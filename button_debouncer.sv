==> flow/design.v <==
module button_debouncer #(
  parameter DOWN_CYCLES = 32'd5000000,
  parameter UP_CYLES = 32'd10000)(
  input logic clk,
  input logic button,
  output logic debounced_button
);
  logic[31:0] counter = 0;
  logic[31:0] counter_max = DOWN_CYCLES;
  always_ff @(posedge clk) begin
    if(button || debounced_button) begin
      if (counter == counter_max) begin
        counter <= 32'd0;
        counter_max <= debounced_button ? DOWN_CYCLES : UP_CYLES;
        debounced_button <= ~debounced_button;
      end
      else begin 
        counter <= counter + 1;
      end
    end
    else begin
      counter <= 32'd0;
      debounced_button <= 1'b0;
    end  
  end
endmodule
== Tool chain data of button_debouncer ==
What the tools print for button_debouncer, step after step.
Line numbers count from 1 in the design file above.
Operators: Yosys type, input widths -> output width; for muxes data width and select width s.
Library cell names are shortened.
Not given: n/a
Inputs
  top module: button_debouncer
  clock input: clk
  standard-cell library: sky130hd
  timing corner: tt_025C_1v80

== Word-level counts ==
Source: Yosys, flattened and elaborated, memories not mapped. Widths are those after wreduce. Registers that Yosys merges into a memory's read port (data or address) are not register bits. Print and check cells do not count. Equal cells are merged and count once.
Bit counts
  register bits: 65
  input bits: 2
  elaborated cells: 11
Cells by class
  bitwise gates (word level): 2
  reductions and logical operators: 3
  add/subtract/negate cells: 1
  equal/unequal tests: 1
  multiplexer cells: 1
Operators by type and width (count)
  $add 32x1->32 const B: 1
  $eq 32x32->1: 1
  $mux 23: 1
  $not 1->1: 2
  $reduce_and 2->1: 1
  $reduce_or 2->1: 1
  $logic_or 1x1->1: 1

== Depth ==
Longest topological path by Yosys (ltp), each cell counted once; first at word level (registers and memories cut), then after technology mapping (sequential cells cut; the memories' decode and read muxes count).
Logic depth
  depth after elaboration: 3
  ABC_AREA: 1
  depth in mapped cells: 12

== After synthesis ==
Source: synth_stat.txt of the flow (Yosys; design flattened, memories mapped). It holds for the ABC_AREA given above (unset counts as 0); a run with the other value may have another netlist.
Synthesis totals
  buffer cells: 4
  cells in the netlist: 303
  mapped area: 2097.0 um^2
  mapped flip-flops: 35
Cells by type
  dfxtp_1: count 33, area in all 660.634 um^2
  nand2_1: count 78, area in all 292.781 um^2
  nor2_1: count 67, area in all 251.491 um^2
  a21oi_2: count 12, area in all 105.101 um^2
  inv_1: count 27, area in all 101.347 um^2
  xnor2_1: count 8, area in all 70.067 um^2
  nor2_2: count 11, area in all 68.816 um^2
  nor2_4: count 6, area in all 67.565 um^2
  xor2_1: count 7, area in all 61.309 um^2
  edfxtp_1: count 2, area in all 60.058 um^2
  nand3_1: count 10, area in all 50.048 um^2
  nand3b_1: count 6, area in all 45.043 um^2
  nand4_1: count 7, area in all 43.792 um^2
  nand2_2: count 6, area in all 37.536 um^2
  buf_6: count 3, area in all 33.782 um^2
  nand2_4: count 3, area in all 33.782 um^2
  ha_1: count 2, area in all 25.024 um^2
  o21ai_0: count 4, area in all 20.019 um^2
Other cell types: 7; their cells: 11.

== Timing after synthesis ==
OpenSTA on the mapped netlist: ideal clock, no wires. The path of least setup slack (recovery checks aside). Input and output delay are each 20% of the period. Register names are those of the netlist, which keeps one name where synthesis merged equal registers.
Timing after synthesis
  kind: register to register
  start point: register counter[0]
  end point: register counter_max[13]
  library setup time: 0.295 ns
  arrival: 1.155 ns
  data required time: 2.415 ns
  path delay: 1.450 ns
  stages: 11
  time at the first pin: 0.000 ns
  path slack: 1.260 ns
  period: 2.71 ns
  synthesis period reached: 1.45 ns
"path delay" is the arrival time less input delay plus setup time.
"stages": output pins that drive a net of the path, with the launching flip-flop's if there is one; two outputs of one cell count as two.
"synthesis period reached" = period - worst setup slack (recovery checks aside). The figure is calculated, with input and output delays left at 20% of the set period.
Between the ends stands the longest chain of elaborated cells between them, by number of cells; it is not shown to be the way that was timed. Of several equally long chains one is given.
A line is the first line of the expression or statement that the cell stems from. Yosys adds cells for indexed reads and writes and turns some case tables into memories.
A register here has more assigning lines than the two given.
On the way, after synthesis
  path through: dfxtp_1 inv_1 ha_1 inv_1 nor2_1 nand2_1 nor2_1 nand2_1 nor2_4 nand3_1 inv_1
  length of the longest elaborated chain: 2
Ends and longest elaborated chain, after synthesis
  from (decl): line 8  | logic[31:0] counter = 0;
  from (assign): line 13  | counter <= 32'd0;
  from (assign): line 18  | counter <= counter + 1;
  $eq 32x32->1: line 12  | if (counter == counter_max) begin
  $reduce_and 2->1
  to (assign): line 14  | counter_max <= debounced_button ? DOWN_CYCLES : UP_CYLES;
  to (decl): line 9  | logic[31:0] counter_max = DOWN_CYCLES;

== Worst path after layout ==
From the final timing report of stored run 2: the path of least setup slack in the routed layout; clock arrival at registers is part of the times.
Timing post-layout
  kind: register to register
  start point: register counter[0]
  end point: register counter[22]
  arrival: 1.80 ns
  time at the first pin: 0.28 ns
  period: 1.62 ns
  path slack: -0.01 ns
  library setup time: 0.10 ns
  data required time: 1.79 ns
  stages: 13
Between the ends stands the longest chain of elaborated cells between them, by number of cells; it is not shown to be the way that was timed. Of several equally long chains one is given.
A register here has more assigning lines than the two given.
On the way, post-layout
  path through: dfxtp_2 inv_4 ha_4 inv_2 nor2_2 nand2_2 nor2_4 nand2_2 nor2_4 nand2_4 nand2_8 buf_12 nor2_1
  length of the longest elaborated chain: 2
Ends and longest elaborated chain, post-layout
  from (decl): line 8  | logic[31:0] counter = 0;
  from (assign): line 13  | counter <= 32'd0;
  from (assign): line 18  | counter <= counter + 1;
  $eq 32x32->1: line 12  | if (counter == counter_max) begin
  $reduce_or 2->1
  to (assign): line 13
  to (assign): line 18
  to (decl): line 8

Subject: button_debouncer on sky130hd, stored results

Hello all,

Flow measurements of button_debouncer on sky130hd: 2 stored runs with different settings, listed in no order. Input and output delays are each 20% of the period that was set; the output load is 0.01 pF.
"achieved clock period (ns)" = clock period - worst setup slack. The figure is calculated, with input and output delays left at 20% of the set period.
"worst setup path time (ns)" means the part of the period allowed to the worst setup path (the constraints hold back 20% at inputs and 20% at outputs) less its slack; where the path has registers, the arrival times of their clocks count too.

Flow files of stored run 1
==> flow/run.sh <==
#!/bin/bash
# the make line also repeats the synthesis and layout settings of config.mk as NAME=value (left out here)
make -C /OpenROAD-flow-scripts/flow DESIGN_CONFIG=/design/flow/config.mk WORK_HOME=/design/flow/orfs CLKGATE_MAP_FILE= finish
==> flow/config.mk <==
export PLATFORM = sky130hd
export DESIGN_NAME = button_debouncer
export DESIGN_NICKNAME = button_debouncer
export VERILOG_FILES = /design/flow/design.v
export SDC_FILE = /design/flow/constraint.sdc
export NUM_CORES = 4
export LEC_CHECK = 0
export ABC_AREA = 0
export CAP_MARGIN = 20
export CORE_ASPECT_RATIO = 0.95
export CORE_MARGIN = 2
export CORE_UTILIZATION = 71
export MIN_ROUTING_LAYER = met1
export PLACE_DENSITY_LB_ADDON = 0.15
export SETUP_SLACK_MARGIN = 0.4
export SLEW_MARGIN = 35
==> flow/constraint.sdc <==
create_clock -name core_clock -period 1.6 [get_ports {clk}]
set_input_delay 0.3200 -clock core_clock [delete_from_list [all_inputs] [get_ports {clk}]]
set_output_delay 0.3200 -clock core_clock [all_outputs]
set_load 0.01 [all_outputs]

report of stored run 1: did not finish, cts, DPL-0033

Flow files of stored run 2
==> flow/run.sh <==
#!/bin/bash
# the make line also repeats the synthesis and layout settings of config.mk as NAME=value (left out here)
make -C /OpenROAD-flow-scripts/flow DESIGN_CONFIG=/design/flow/config.mk WORK_HOME=/design/flow/orfs CLKGATE_MAP_FILE= finish
==> flow/config.mk <==
export PLATFORM = sky130hd
export DESIGN_NAME = button_debouncer
export DESIGN_NICKNAME = button_debouncer
export VERILOG_FILES = /design/flow/design.v
export SDC_FILE = /design/flow/constraint.sdc
export NUM_CORES = 4
export LEC_CHECK = 0
export ABC_AREA = 1
export CAP_MARGIN = 25
export CELL_PAD_IN_SITES_DETAIL_PLACEMENT = 1
export CELL_PAD_IN_SITES_GLOBAL_PLACEMENT = 0
export CORE_ASPECT_RATIO = 1.32
export CORE_MARGIN = 2
export CORE_UTILIZATION = 16
export CTS_CLUSTER_DIAMETER = 318
export GPL_TIMING_DRIVEN = 0
export MIN_ROUTING_LAYER = met1
export PLACE_DENSITY = 0.66
export SLEW_MARGIN = 15
export TNS_END_PERCENT = 55
==> flow/constraint.sdc <==
create_clock -name core_clock -period 1.62 [get_ports {clk}]
set_input_delay 0.3240 -clock core_clock [delete_from_list [all_inputs] [get_ports {clk}]]
set_output_delay 0.3240 -clock core_clock [all_outputs]
set_load 0.01 [all_outputs]

report of stored run 2
yosys chip area after synthesis (um^2): 2097.0
finish__design__die__area: 14047.0
finish__design__instance__area__stdcell: 2640.0
finish__design__instance__utilization: 0.2045
finish__timing__setup__ws: -0.013
finish__timing__setup__tns: -0.087
finish__timing__hold__ws: 0.446
achieved clock period (ns): 1.633
worst setup path time (ns): 1.63
worst setup path kind: register to register

Thanks
